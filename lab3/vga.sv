==> flow/design.v <==
module vga(
    input vgaclk,
    input rst,
    input [2:0] input_red,
    input [2:0] input_green,
    input [1:0] input_blue,
    output logic [9:0] hc_out,
    output logic [9:0] vc_out,
    output logic hsync,
    output logic vsync,
    output logic [3:0] red,
    output logic [3:0] green,
    output logic [3:0] blue
  );
  localparam HPIXELS  = 640;     
  localparam HFP      = 16;     
  localparam HSPULSE  = 96;     
  localparam HBP      = 48;     
  localparam HTOTAL = HPIXELS + HFP + HSPULSE + HBP;
  localparam VPIXELS  = 480;     
  localparam VFP      = 10;     
  localparam VSPULSE  = 2;     
  localparam VBP      = 33;     
  localparam VTOTAL = VPIXELS + VFP + VSPULSE + VBP;
  initial
  begin
    if (HPIXELS + HFP + HSPULSE + HBP != 800 ||
        VPIXELS + VFP + VSPULSE + VBP != 525)
    begin
      $error("Expected horizontal pixels to add up to 800 ",
             "and vertical pixels to add up to 525");
    end
  end
  logic [9:0] hc;
  logic [9:0] vc;
  initial
  begin
    hc = 1'd0;
    vc = 1'd0;
  end
  assign hc_out = hc;
  assign vc_out = vc;
  always_ff @(posedge vgaclk)
  begin
    if (rst) begin
      hc <= 0;
      vc <= 0;
    end
    else if (hc == HTOTAL-1) begin
      hc <= 0;
      if (vc == VTOTAL - 1) begin
        vc <= 0;
      end else begin
        vc <= vc + 1;
      end
    end else begin
      hc <= hc + 1;
    end
  end
  assign hsync = (hc >= HPIXELS + HFP && hc < HPIXELS + HFP + HSPULSE) ? 0 : 1;
  assign vsync = (vc >= VPIXELS + VFP && vc < VPIXELS + VFP + VSPULSE) ? 0 : 1;
  always_comb
  begin
    if (vc < VPIXELS && hc < HPIXELS) begin
      red = input_red << 1;
      green = input_green << 1;
      blue = input_blue << 2;
    end else begin
      red = 0;
      green = 0;
      blue = 0;
    end
  end
endmodule
### Reports on vga

Tool output for the design above, in the order of the flow.
Line numbers count from 1 in the design file above.
A cell with - has no value.

* design top: vga
* clock input: vgaclk
* standard-cell library: sky130hd
* library corner: tt_025C_1v80

### Elaborated design

Source: Yosys, flattened and elaborated, memories not mapped. Widths are those after wreduce. Registers that Yosys merges into a memory's read port (data or address) are not register bits. Print and check cells do not count. Equal cells are merged and count once.

* reductions and logical operators: 4
* order comparisons: 6
* add/subtract/negate cells: 2
* equality and inequality tests: 2
* muxes and demuxes: 6

Operators with widths (number)
* 10-bit by 1-bit adder with 10-bit output with constant B: 2
* 10-bit less-than comparator with constant B: 2
* 10-bit == test with constant B: 2
* 10-bit by 9-bit less-than comparator with 1-bit output with constant B: 2
* 4-bit 2-to-1 mux: 3
* 10-bit >= comparator with constant B: 1
* 10-bit by 9-bit >= comparator with 1-bit output with constant B: 1
* 10-bit 2-to-1 mux: 1
* 1-bit logical AND: 3
* 2-bit OR reduction: 1
* 1-bit 2-to-1 mux: 2

* input port bits: 10
* output and inout bits: 34
* flip-flop bits (word level): 20

### Longest topological paths

Longest topological path by Yosys (ltp), each cell counted once; first at word level (registers and memories cut), then after technology mapping (sequential cells cut; the memories' decode and read muxes count).

* depth in word-level cells: 3
* ABC_AREA: 0
* gate-level depth with buffers: 8
* gate-level depth less buffers: 6

### After synthesis

The flow's flattened synthesis, as Yosys stat reports it; memories are mapped. The netlist is that of the ABC_AREA named above (0 if unset); the other value can give another one.

Cells by type (number)
* sky130_fd_sc_hd__dfxtp_1: 20
* sky130_fd_sc_hd__xor2_1: 10
* sky130_fd_sc_hd__nor2_2: 12
* sky130_fd_sc_hd__ha_1: 5
* sky130_fd_sc_hd__and2_1: 9
* sky130_fd_sc_hd__a21oi_2: 4
* sky130_fd_sc_hd__buf_6: 3
* sky130_fd_sc_hd__nand4_1: 5
* sky130_fd_sc_hd__buf_4: 4
* sky130_fd_sc_hd__nand2_1: 7
* sky130_fd_sc_hd__xnor2_1: 3
* sky130_fd_sc_hd__and3_1: 4
* sky130_fd_sc_hd__or3_1: 4
* sky130_fd_sc_hd__o21ai_0: 4
* sky130_fd_sc_hd__inv_1: 5
* sky130_fd_sc_hd__nor2_1: 5
* sky130_fd_sc_hd__nand3_1: 3
* sky130_fd_sc_hd__and4b_4: 1

Other cell types: 17; their cells: 18.

* standard cells after synthesis: 126
* synthesis area: 1143.6 um^2
* buffers: 8
* flip-flops: 20
* area of sequential cells: 400.4 um^2

### Worst setup path after synthesis

OpenSTA on the mapped netlist: ideal clock, no wires. The path of least setup slack (recovery checks aside). Input and output delay are each 20% of the period. Register names are those of the netlist, which keeps one name where synthesis merged equal registers.

* path kind: reg2out
* start point: register vc[6]
* end point: output blue[2]
* driving pins on the path: 5
* clock period: 2.32 ns
* slack: 0.565 ns
* arrival time: 1.291 ns
* delay of the path: 1.291 ns
* launch time at the first pin: 0.000 ns
* external output delay: 0.464 ns
* data required time: 1.856 ns
* synthesis period reached: 1.755 ns

"delay of the path" is the arrival time less input delay plus setup time.
At an output port there is no setup time.
"driving pins on the path": output pins that drive a net of the path, with the launching flip-flop's if there is one; two outputs of one cell count as two.
"synthesis period reached" is the clock period less the worst setup slack; recovery checks do not enter. This is arithmetic on one report: input and output delays are still those of the set period (20% each).
Between the ends stands the longest chain of elaborated cells between them, by number of cells; it is not shown to be the way that was timed. Of several equally long chains one is given.
Each line given opens the expression or statement behind the cell; cells for indexed reads and writes are added by Yosys, which also makes memories of some case tables.
At most two assigning lines are given for a register; there are more.

* cells stage by stage: sky130_fd_sc_hd__dfxtp_1 > sky130_fd_sc_hd__and3_1 > sky130_fd_sc_hd__and2_1 > sky130_fd_sc_hd__nor3_1 > sky130_fd_sc_hd__and2_1
* length of the longest elaborated chain: 3

RTL lines, path after synthesis
* from (decl): RTL line 35 `logic [9:0] vc;`
* from (assign): RTL line 47 `vc <= 0;`
* from (assign): RTL line 54 `vc <= vc + 1;`
* 10-bit by 9-bit less-than comparator with 1-bit output: RTL line 64 `if (vc < VPIXELS && hc < HPIXELS) begin`
* 1-bit logical AND: RTL line 64
* 4-bit 2-to-1 mux: RTL line 64
* to (decl): RTL line 13 `output logic [3:0] blue`

### Timing after layout

Path of least setup slack in the final report of job 1 (OpenROAD, finished layout, wires in). Where an end is a register, its clock arrival counts in the times.

* path kind: reg2out
* start point: register vc[7]
* end point: output green[2]
* driving pins on the path: 8
* clock period: 2.1 ns
* slack: 0.11 ns
* launch time at the first pin: 0.30 ns
* arrival time: 1.57 ns
* external output delay: 0.42 ns
* data required time: 1.68 ns

Between the ends stands the longest chain of elaborated cells between them, by number of cells; it is not shown to be the way that was timed. Of several equally long chains one is given.
At most two assigning lines are given for a register; there are more.

* cells stage by stage: sky130_fd_sc_hd__dfxtp_2 > sky130_fd_sc_hd__and3_4 > sky130_fd_sc_hd__and2_4 > sky130_fd_sc_hd__nor3_2 > sky130_fd_sc_hd__buf_4 > sky130_fd_sc_hd__buf_6 > sky130_fd_sc_hd__and2_4 > sky130_fd_sc_hd__buf_6
* length of the longest elaborated chain: 3

RTL lines, path after layout
* from (decl): RTL line 35 `logic [9:0] vc;`
* from (assign): RTL line 47 `vc <= 0;`
* from (assign): RTL line 54 `vc <= vc + 1;`
* 10-bit by 9-bit less-than comparator with 1-bit output: RTL line 64 `if (vc < VPIXELS && hc < HPIXELS) begin`
* 1-bit logical AND: RTL line 64
* 4-bit 2-to-1 mux: RTL line 64
* to (decl): RTL line 12 `output logic [3:0] green,`

Subject: flow runs of vga

Hi,

2 stored runs of vga in the flow (synthesis by Yosys, layout by OpenROAD, sky130hd cells), in arbitrary order. Constraints: input delay and output delay 20% of the set period each, output load 0.01 pF.
"clock period reached" is the run's clock period less its worst setup slack. It is reckoned from that one timing run; input and output delays stay at 20% of the period that was set.
By "allowed time less slack (worst setup path)" is meant the share of the clock period that the worst setup path is allowed (20% is reserved at inputs, 20% at outputs), minus its slack. Clock arrival times at its registers enter into it.
"total design power" is the tool's figure for a default switching activity; nothing was simulated.

### Job 1

==> flow/run.sh <==
#!/bin/bash
# the make line also repeats the synthesis and layout settings of config.mk as NAME=value (left out here)
make -C /OpenROAD-flow-scripts/flow DESIGN_CONFIG=/design/flow/config.mk WORK_HOME=/design/flow/orfs CLKGATE_MAP_FILE= finish
==> flow/config.mk <==
export PLATFORM = sky130hd
export DESIGN_NAME = vga
export DESIGN_NICKNAME = vga
export VERILOG_FILES = /design/flow/design.v
export SDC_FILE = /design/flow/constraint.sdc
export NUM_CORES = 4
export LEC_CHECK = 0
export CAP_MARGIN = 25
export CELL_PAD_IN_SITES_DETAIL_PLACEMENT = 1
export CORE_MARGIN = 2
export CORE_UTILIZATION = 44
export GPL_TIMING_DRIVEN = 1
export MAX_ROUTING_LAYER = met4
export PLACE_DENSITY_LB_ADDON = 0.05
export SETUP_SLACK_MARGIN = 0.1
export SLEW_MARGIN = 40
==> flow/constraint.sdc <==
create_clock -name core_clock -period 2.1 [get_ports {vgaclk}]
set_input_delay 0.4200 -clock core_clock [delete_from_list [all_inputs] [get_ports {vgaclk}]]
set_output_delay 0.4200 -clock core_clock [all_outputs]
set_load 0.01 [all_outputs]

Results of job 1:
- Netlist area reported by Yosys: 1143.6 um^2
- Die footprint: 3022.8 um^2
- Standard-cell area after routing: 1645.3 um^2
- Final design utilization: 0.664
- Smallest setup slack: 0.112 ns
- Summed negative setup slack: 0.000 ns
- Worst hold slack: 0.571 ns
- Total design power: 0.0007068 W
- Clock period reached: 1.988 ns
- Allowed time less slack (worst setup path): 1.57 ns
- Class of the worst setup path: reg2out

### Job 2

==> flow/run.sh <==
#!/bin/bash
# the make line also repeats the synthesis and layout settings of config.mk as NAME=value (left out here)
make -C /OpenROAD-flow-scripts/flow DESIGN_CONFIG=/design/flow/config.mk WORK_HOME=/design/flow/orfs CLKGATE_MAP_FILE= finish
==> flow/config.mk <==
export PLATFORM = sky130hd
export DESIGN_NAME = vga
export DESIGN_NICKNAME = vga
export VERILOG_FILES = /design/flow/design.v
export SDC_FILE = /design/flow/constraint.sdc
export NUM_CORES = 4
export LEC_CHECK = 0
export CAP_MARGIN = 20
export CELL_PAD_IN_SITES_DETAIL_PLACEMENT = 1
export CORE_ASPECT_RATIO = 0.55
export CORE_MARGIN = 2
export CORE_UTILIZATION = 46
export PLACE_DENSITY_LB_ADDON = 0.19
export SETUP_SLACK_MARGIN = 0.09
export SLEW_MARGIN = 15
==> flow/constraint.sdc <==
create_clock -name core_clock -period 1.87 [get_ports {vgaclk}]
set_input_delay 0.3740 -clock core_clock [delete_from_list [all_inputs] [get_ports {vgaclk}]]
set_output_delay 0.3740 -clock core_clock [all_outputs]
set_load 0.01 [all_outputs]

Outcome of job 2: stopped before the end: clock tree synthesis reported DPL-0033

Regards
